==> flow/design.v <==
`default_nettype none
module memoryData #(parameter ADDR_SIZE = 32'd7)
(
  clk,
  rst,
  read_addr,
  read_data,
  write_addr,
  write_data,
  write_enable
);
  input wire clk, rst;
  input wire [31:0] read_addr, write_addr, write_data;
  input wire write_enable;
  output reg [31:0] read_data;  
  (* ram_style = "block" *) reg [31:0] mem [2**(ADDR_SIZE-2+1)-1:0];  
  task init_mem;
    begin
      for(int i=0; i<(2**(ADDR_SIZE-2+1)); i++) begin
        mem[i] = 32'd0;
      end
    end
  endtask
  initial begin
    init_mem();
  end
  always_ff @(posedge clk) begin
      read_data <= mem[read_addr[ADDR_SIZE:2]];
      if (write_enable) begin
        mem[write_addr[ADDR_SIZE:2]] <= write_data;
      end
  end
endmodule
`default_nettype wire
* From RTL to reports: memoryData
The steps from the RTL of memoryData to its reports follow in flow order.
Line numbers count from 1 in the design file above.
Operators: Yosys type, input widths -> output width; for muxes data width and select width s.
Cell names lack the library's common part.
The mark -- stands for no value.
- Design top :: memoryData
- Clock port :: clk
- Library :: sky130hd
- Library corner :: tt_025C_1v80

* Word-level counts
Source: Yosys, flattened and elaborated, memories not mapped. Widths are those after wreduce; folded enables and synchronous resets count as part of the registers. Registers that Yosys merges into a memory's read port (data or address) are not register bits. Print and check cells do not count. Equal cells are merged and count once.
Memory sizes are those after Yosys's memory passes, which may raise the word count (mostly to a power of two), join words into wider ones and drop unused or constant bits.
- Output and inout port bits :: 32
- Word-level cells :: 4
- Bits in writable memories :: 2048
- Clocked read ports x word width :: 32
- Register bits :: 0
- Bits of input ports :: 99
- Memory cells :: 1
** Memory list
- mem :: words 64, bits a word 32, rd ports 1, write ports 1, line 16 : (* ram_style = "block" *) reg [31:0] mem [2**(ADDR_SIZE-2+1)-1:0];
- Multiplexer cells :: 3
** Operators with widths (count)
- $mux 32 :: 1
- $mux 6 :: 1
- $mux 1 :: 1

* Logic depth
Yosys ltp: most cells in a row. Word level: on the elaborated netlist, between registers, memories and ports. Mapped: between sequential cells and ports; inverters and the memories' decode and read muxes count.
- Depth after elaboration :: 1
- ABC_AREA :: 0
- Gate-level depth with buffers :: 10
- Depth with buffers taken out :: 5

* Synthesis result
Source: synth_stat.txt of the flow (Yosys; design flattened, memories mapped). It holds for the ABC_AREA given above (unset counts as 0); a run with the other value may have another netlist.
- Sequential part of the area :: 0.0621396 mm^2
- Cells in the netlist :: 3324
- Buffer cells :: 182
- Mapped area :: 0.0785153 mm^2
- Flip-flops :: 2080
** Cell types
- edfxtp_1 :: count 2048, area in all 6.15E+04 um^2
- mux4_2 :: count 544, area in all 1.23E+04 um^2
- mux2i_1 :: count 93, area in all 930.893 um^2
- dfxtp_1 :: count 32, area in all 640.614 um^2
- o22ai_1 :: count 84, area in all 525.504 um^2
- nor2_1 :: count 137, area in all 514.243 um^2
- a21oi_1 :: count 62, area in all 310.298 um^2
- buf_2 :: count 57, area in all 285.274 um^2
- clkbuf_1 :: count 74, area in all 277.766 um^2
- o221ai_1 :: count 27, area in all 236.477 um^2
- buf_4 :: count 25, area in all 187.68 um^2
- nand2_1 :: count 26, area in all 97.594 um^2
- nor2b_1 :: count 15, area in all 93.84 um^2
- a22oi_1 :: count 12, area in all 90.086 um^2
- buf_1 :: count 21, area in all 78.826 um^2
- a311oi_1 :: count 8, area in all 70.067 um^2
- buf_6 :: count 5, area in all 56.304 um^2
- nand2b_1 :: count 8, area in all 50.048 um^2
Not listed: further types 16, cells in them 46.

* Timing after synthesis
OpenSTA on the mapped netlist: ideal clock, no wires. The path of least setup slack (recovery checks aside). Input and output delay are each 20% of the period. Register names are those of the netlist, which keeps one name where synthesis merged equal registers.
- Path kind :: in2reg
- From :: input port write_addr[5]
- To :: memory mem[48][0]
- Required time :: 3.259 ns
- Setup time :: 0.461 ns
- Buffers on the path :: 1
- Input delay :: 0.744 ns
- Launch time at the first pin :: 0.744 ns
- Period :: 3.72 ns
- Driving pins on the path :: 4
- Arrival :: 3.443 ns
- Slack :: -0.184 ns
- Path delay :: 3.160 ns
- Synthesis period reached :: 3.904 ns
"path delay" is the arrival time less input delay plus setup time.
"driving pins on the path": output pins that drive a net of the path, with the launching flip-flop's if there is one; two outputs of one cell count as two.
"synthesis period reached" = period - worst setup slack (recovery checks aside). The figure is calculated, with input and output delays left at 20% of the set period.
The rows between start and end are the longest chain of elaborated cells between them; the timing report does not say that the signal goes this way. Where chains are equally long, one stands for them.
A line is the first line of the expression or statement that the cell stems from. Yosys adds cells for indexed reads and writes and turns some case tables into memories.
- Path through :: clkbuf_1 nor2b_1 nand4b_1 nor3_1
- Length of the longest elaborated chain :: 1
- Elaborated cells on any way between the ends :: 1
- Source lines of those cells :: 1
- Classes of those cells :: mux: 1
** Ends and longest elaborated chain, post-synthesis
- start, declared :: line 13 : input wire [31:0] read_addr, write_addr, write_data;
- $mux 6 :: line 29 : if (write_enable) begin
- end, declared :: line 16 : (* ram_style = "block" *) reg [31:0] mem [2**(ADDR_SIZE-2+1)-1:0];

* Timing after layout
Path of least setup slack in the final report of run 1 (OpenROAD, finished layout, wires in). Where an end is a register, its clock arrival counts in the times.
- Path kind :: in2reg
- From :: input port read_addr[7]
- To :: register read_data[29]
- Buffers on the path :: 3
- Driving pins on the path :: 8
- Input delay :: 0.87 ns
- Setup time :: 0.13 ns
- Slack :: 1.45 ns
- Required time :: 5.06 ns
- Launch time at the first pin :: 0.87 ns
- Period :: 4.37 ns
- Arrival :: 3.61 ns
- Path through :: clkdlybuf4s50_1 buf_4 or3b_1 o221ai_1 a21oi_1 a21oi_1 buf_4 nor2_1
** Ends and longest elaborated chain, after layout
- start, declared :: line 13 : input wire [31:0] read_addr, write_addr, write_data;
- end, declared :: line 15 : output reg [31:0] read_data;
No chain of elaborated cells between the ends is given.

Wiki page: memoryData / flow data

memoryData through Yosys and OpenROAD on sky130hd: 2 stored runs, unordered, with their settings and measured results. The constraints put input and output delay at 20% of the set period each and load the outputs with 0.01 pF.
"achieved clock period": clock period set for the run, less the worst setup slack. It is reckoned from that one timing run; input and output delays stay at 20% of the period that was set.
"worst path time" is the time allowed to the run's worst setup path (the clock period less input and output delay, where it has them) less its slack. Clock arrival times count: a late capture clock shortens it, a late launch clock lengthens it.
By "power consumption" is meant OpenSTA's value without simulated activity: inputs other than the clock are taken to toggle once in ten clock periods, and the tool carries that through the logic.

** Run 1
- Settings :: period_ns=4.37; CORE_UTILIZATION=52; SETUP_SLACK_MARGIN=-0.01; PLACE_DENSITY_LB_ADDON=0.02; CAP_MARGIN=20; CORE_MARGIN=2; SLEW_MARGIN=20
- Worst path time :: 2.05 ns
- Critical path type :: in2reg
- Worst setup slack after layout :: 1.448 ns
- Achieved clock period :: 2.922 ns
- Overall die area :: 0.154115 mm^2
- Chip area in the Yosys report :: 0.0785153 mm^2
- Power consumption :: 41332 uW
- Utilization in the final report :: 60.0 %
- Final setup TNS :: 0.000 ns
- Worst hold slack in the final report :: 0.433 ns
- Standard-cell area of the final layout :: 0.0899425 mm^2

** Run 2
- Settings :: period_ns=2.74; CORE_UTILIZATION=38; PLACE_DENSITY_LB_ADDON=0.16; CORE_ASPECT_RATIO=1.18; CELL_PAD_IN_SITES_GLOBAL_PLACEMENT=3; ABC_AREA=0; CAP_MARGIN=35; CORE_MARGIN=2; SLEW_MARGIN=20
- Worst path time :: 1.98 ns
- Critical path type :: in2reg
- Worst setup slack after layout :: 0.211 ns
- Achieved clock period :: 2.529 ns
- Overall die area :: 0.210283 mm^2
- Chip area in the Yosys report :: 0.0785153 mm^2
- Power consumption :: 67939 uW
- Utilization in the final report :: 46.0 %
- Final setup TNS :: 0.000 ns
- Worst hold slack in the final report :: 0.170 ns
- Standard-cell area of the final layout :: 0.0947484 mm^2
